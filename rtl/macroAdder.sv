==> flow/design.v <==
module fullAdder (
    input wire a_i,
    input wire b_i,
    input wire carry_i,
    output logic sum_o,
    output logic carry_o
);
logic sum_l;
always_comb begin
    sum_l = (a_i ^ b_i);
    sum_o = sum_l ^ carry_i;
    carry_o = (a_i & b_i) | (sum_l & carry_i);
end
endmodule
module macroAdder #(parameter WIDTH=16) (
    input clk,
    input [WIDTH-1:0] in,
    output logic [WIDTH*2-1:0] out,
    output carry_o
);
logic [1:0] carries;
rcAdder adder1 (.a_i(in), .b_i(in), .sum_o(out[WIDTH-1:0]), .clk(clk), .carry_o(carries[0]), .*);
rcAdder adder2 (.a_i(in), .b_i(in), .sum_o(out[WIDTH*2-1:WIDTH]), .clk(clk), .carry_o(carries[1]), .*);
always_ff @ (posedge clk) begin
    carry_o <= carries[1] & carries[0];
end
endmodule
module rcAdder #(parameter width = 16) (
    input clk,
    input [width-1:0] a_i,
    input [width-1:0] b_i,
    output logic [width-1:0] sum_o,
    output logic carry_o
);
logic [width-1:0] sum;
wire [width-1:0] carries;
fullAdder fa0 (.a_i(a_i[0]), .b_i(b_i[0]), .carry_i(1'b0), .sum_o(sum[0]), .carry_o(carries[0]));
genvar i;
generate
    for (i = 1; i < width; i++) begin
        fullAdder fa0 (.a_i(a_i[i]), .b_i(b_i[i]), .carry_i(carries[i-1]), .sum_o(sum[i]), .carry_o(carries[i]));
    end
endgenerate
assign carry_o = carries[width-1];
always_ff @ (posedge clk) begin
    sum_o <= sum;
end
endmodule
# Step by step through the tools: macroAdder
# The steps from the RTL of macroAdder to its reports follow in flow order.
# Lines are those of the file above, counted from 1.
# Library cell names are shortened.
# The mark n/a stands for no value.
[design] top_module="macroAdder" clk_port="clk" cell_library="sky130hd" lib_corner="tt_025C_1v80"

# Elaborated design
# Source: Yosys, flattened and elaborated, memories not mapped. Widths are those after wreduce; folded enables and synchronous resets count as part of the registers. Registers that Yosys merges into a memory's read port (data or address) are not register bits. Print and check cells do not count. Equal cells are merged and count once.
[word_totals] clocked_rd_ports_x_width=0 word_cells=2 out_inout_bits=33 mem_count=0 latch_bits=0 regBits=16 mem_bits_rw=0 romBits=0
[op_classes] div=0 compare=0 n_eq=0 shifts=0 addsub=0 n_mux=0 n_mul=0 bitwise=0 n_reduce_logical=0

# Longest topological paths
# Longest topological path by Yosys (ltp), each cell counted once; first at word level (registers and memories cut), then after technology mapping (sequential cells cut; the memories' decode and read muxes count).
[depth] ltp_word=0 abc_area=0 mapped_depth=1 depth_no_buf=0

# Netlist
# Source: synth_stat.txt of the flow (Yosys; design flattened, memories mapped). It holds for the ABC_AREA given above (unset counts as 0); a run with the other value may have another netlist.
[mapped] n_buf=17 stdcells=34 yosys_area_mm2=0.0004517 seq_area_mm2=0.0003203 ffs=16
[by_type] cell="dfxtp_1" count=16 area_total_um2=320.307
[by_type] cell="buf_4" count=17 area_total_um2=127.622
[by_type] cell="conb_1" count=1 area_total_um2=3.754
# The figures by module come from a second, unflattened synthesis with its own total; it is not the netlist above.
[unflattened] hier_cells=68 hier_area_mm2=0.001315
# Each row is one instance without its submodules.
[by_module] module="rcAdder" area_mm2=0.0003241 seq_area_mm2=0.0003203 n_cells=17 n_inst=2
[by_module] module="fullAdder" area_mm2=0.00002 seq_area_mm2=0 n_cells=1 n_inst=32
[by_module] module="macroAdder" area_mm2=0.0000263 seq_area_mm2=0.00002 n_cells=2 n_inst=1

# Timing after synthesis
# Source: OpenSTA report_checks on the synthesized netlist (no wires, ideal clock, input and output delay 20% of the period each), path of least setup slack; recovery checks are left aside. Register names are those of the netlist, which keeps one name where synthesis merged equal registers.
[synth_timing] kind="flip-flop to output port" start="register (no name shown)" end="output port out[17]" t_first_pin_ns=0.000 tclk_ns=0.827 delay_ns=0.485 arrival_ns=0.485 out_delay_ns=0.165 path_stages=2 t_required_ns=0.662 path_buffers=1 slack_ns=0.176 period_less_setup_slack_ns=0.651
# "delay_ns" = arrival - input delay + setup time.
# At an output port there is no setup time.
# "path_stages" counts driving pins, that of a launching flip-flop among them; a cell with two outputs on the path counts twice.
# "period_less_setup_slack_ns" is the clock period less the worst setup slack; recovery checks do not enter. This is arithmetic on one report: input and output delays are still those of the set period (20% each).
[synth_between] cell_sequence="dfxtp_1 buf_4" elab_chain_len=0 cone_cells=0
[synth_rtl] item="end, declared" line=18 source="output logic [WIDTH*2-1:0] out,"

# Worst path after layout
# Path of least setup slack in the final report of record 2 (OpenROAD, finished layout, wires in). Where an end is a register, its clock arrival counts in the times.
[layout_timing] kind="flip-flop to output port" start="register (no name shown)" end="output port out[20]" slack_ns=-0.31 arrival_ns=0.75 out_delay_ns=0.11 path_stages=2 path_buffers=1 t_first_pin_ns=0.28 tclk_ns=0.547 t_required_ns=0.44
[layout_between] cell_sequence="dfxtp_2 buf_4" elab_chain_len=0 cone_cells=0
[layout_rtl] item="end, declared" line=18 source="output logic [WIDTH*2-1:0] out,"

Lab notebook: macroAdder

Below are 2 stored runs of the flow (Yosys, OpenROAD; platform sky130hd) on macroAdder, each with its settings and what was measured, unordered. Constraints: input delay and output delay 20% of the set period each, output load 0.01 pF.
"achieved_clock_period_ns" means the clock period less the worst setup slack. The figure is calculated, with input and output delays left at 20% of the set period.

[flow] record 1: files
==> flow/run.sh <==
#!/bin/bash
# the make line also repeats the synthesis and layout settings of config.mk as NAME=value (left out here)
make -C /OpenROAD-flow-scripts/flow DESIGN_CONFIG=/design/flow/config.mk WORK_HOME=/design/flow/orfs CLKGATE_MAP_FILE= finish
==> flow/config.mk <==
export PLATFORM = sky130hd
export DESIGN_NAME = macroAdder
export DESIGN_NICKNAME = macroAdder
export VERILOG_FILES = /design/flow/design.v
export SDC_FILE = /design/flow/constraint.sdc
export NUM_CORES = 4
export LEC_CHECK = 0
export CAP_MARGIN = 25
export CORE_ASPECT_RATIO = 0.58
export CORE_MARGIN = 2
export CORE_UTILIZATION = 38
export GPL_TIMING_DRIVEN = 1
export MAX_ROUTING_LAYER = met4
export PLACE_DENSITY_LB_ADDON = 0.25
export SLEW_MARGIN = 20
==> flow/constraint.sdc <==
create_clock -name core_clock -period 0.992 [get_ports {clk}]
set_input_delay 0.1984 -clock core_clock [delete_from_list [all_inputs] [get_ports {clk}]]
set_output_delay 0.1984 -clock core_clock [all_outputs]
set_load 0.01 [all_outputs]

[flow] record 1: stopped before the end: floorplanning reported PDN-0185

[flow] record 2: files
==> flow/run.sh <==
#!/bin/bash
# the make line also repeats the synthesis and layout settings of config.mk as NAME=value (left out here)
make -C /OpenROAD-flow-scripts/flow DESIGN_CONFIG=/design/flow/config.mk WORK_HOME=/design/flow/orfs CLKGATE_MAP_FILE= finish
==> flow/config.mk <==
export PLATFORM = sky130hd
export DESIGN_NAME = macroAdder
export DESIGN_NICKNAME = macroAdder
export VERILOG_FILES = /design/flow/design.v
export SDC_FILE = /design/flow/constraint.sdc
export NUM_CORES = 4
export LEC_CHECK = 0
export CAP_MARGIN = 20
export CELL_PAD_IN_SITES_DETAIL_PLACEMENT = 1
export CELL_PAD_IN_SITES_GLOBAL_PLACEMENT = 2
export CORE_MARGIN = 8
export CORE_UTILIZATION = 35
export CTS_CLUSTER_DIAMETER = 120
export GPL_ROUTABILITY_DRIVEN = 1
export MAX_ROUTING_LAYER = met4
export SLEW_MARGIN = 20
==> flow/constraint.sdc <==
create_clock -name core_clock -period 0.547 [get_ports {clk}]
set_input_delay 0.1094 -clock core_clock [delete_from_list [all_inputs] [get_ports {clk}]]
set_output_delay 0.1094 -clock core_clock [all_outputs]
set_load 0.01 [all_outputs]

[flow] record 2: metrics
[metrics] util_pct = 64.6
[metrics] achieved_clock_period_ns = 0.857
[metrics] timing.setup.tns_ns = -9.248
[metrics] die_area_mm2 = 0.0026962
[metrics] synth_area_mm2 = 0.0004517
[metrics] timing.hold.ws_ns = 0.254
[metrics] worstSetupSlack_ns = -0.310
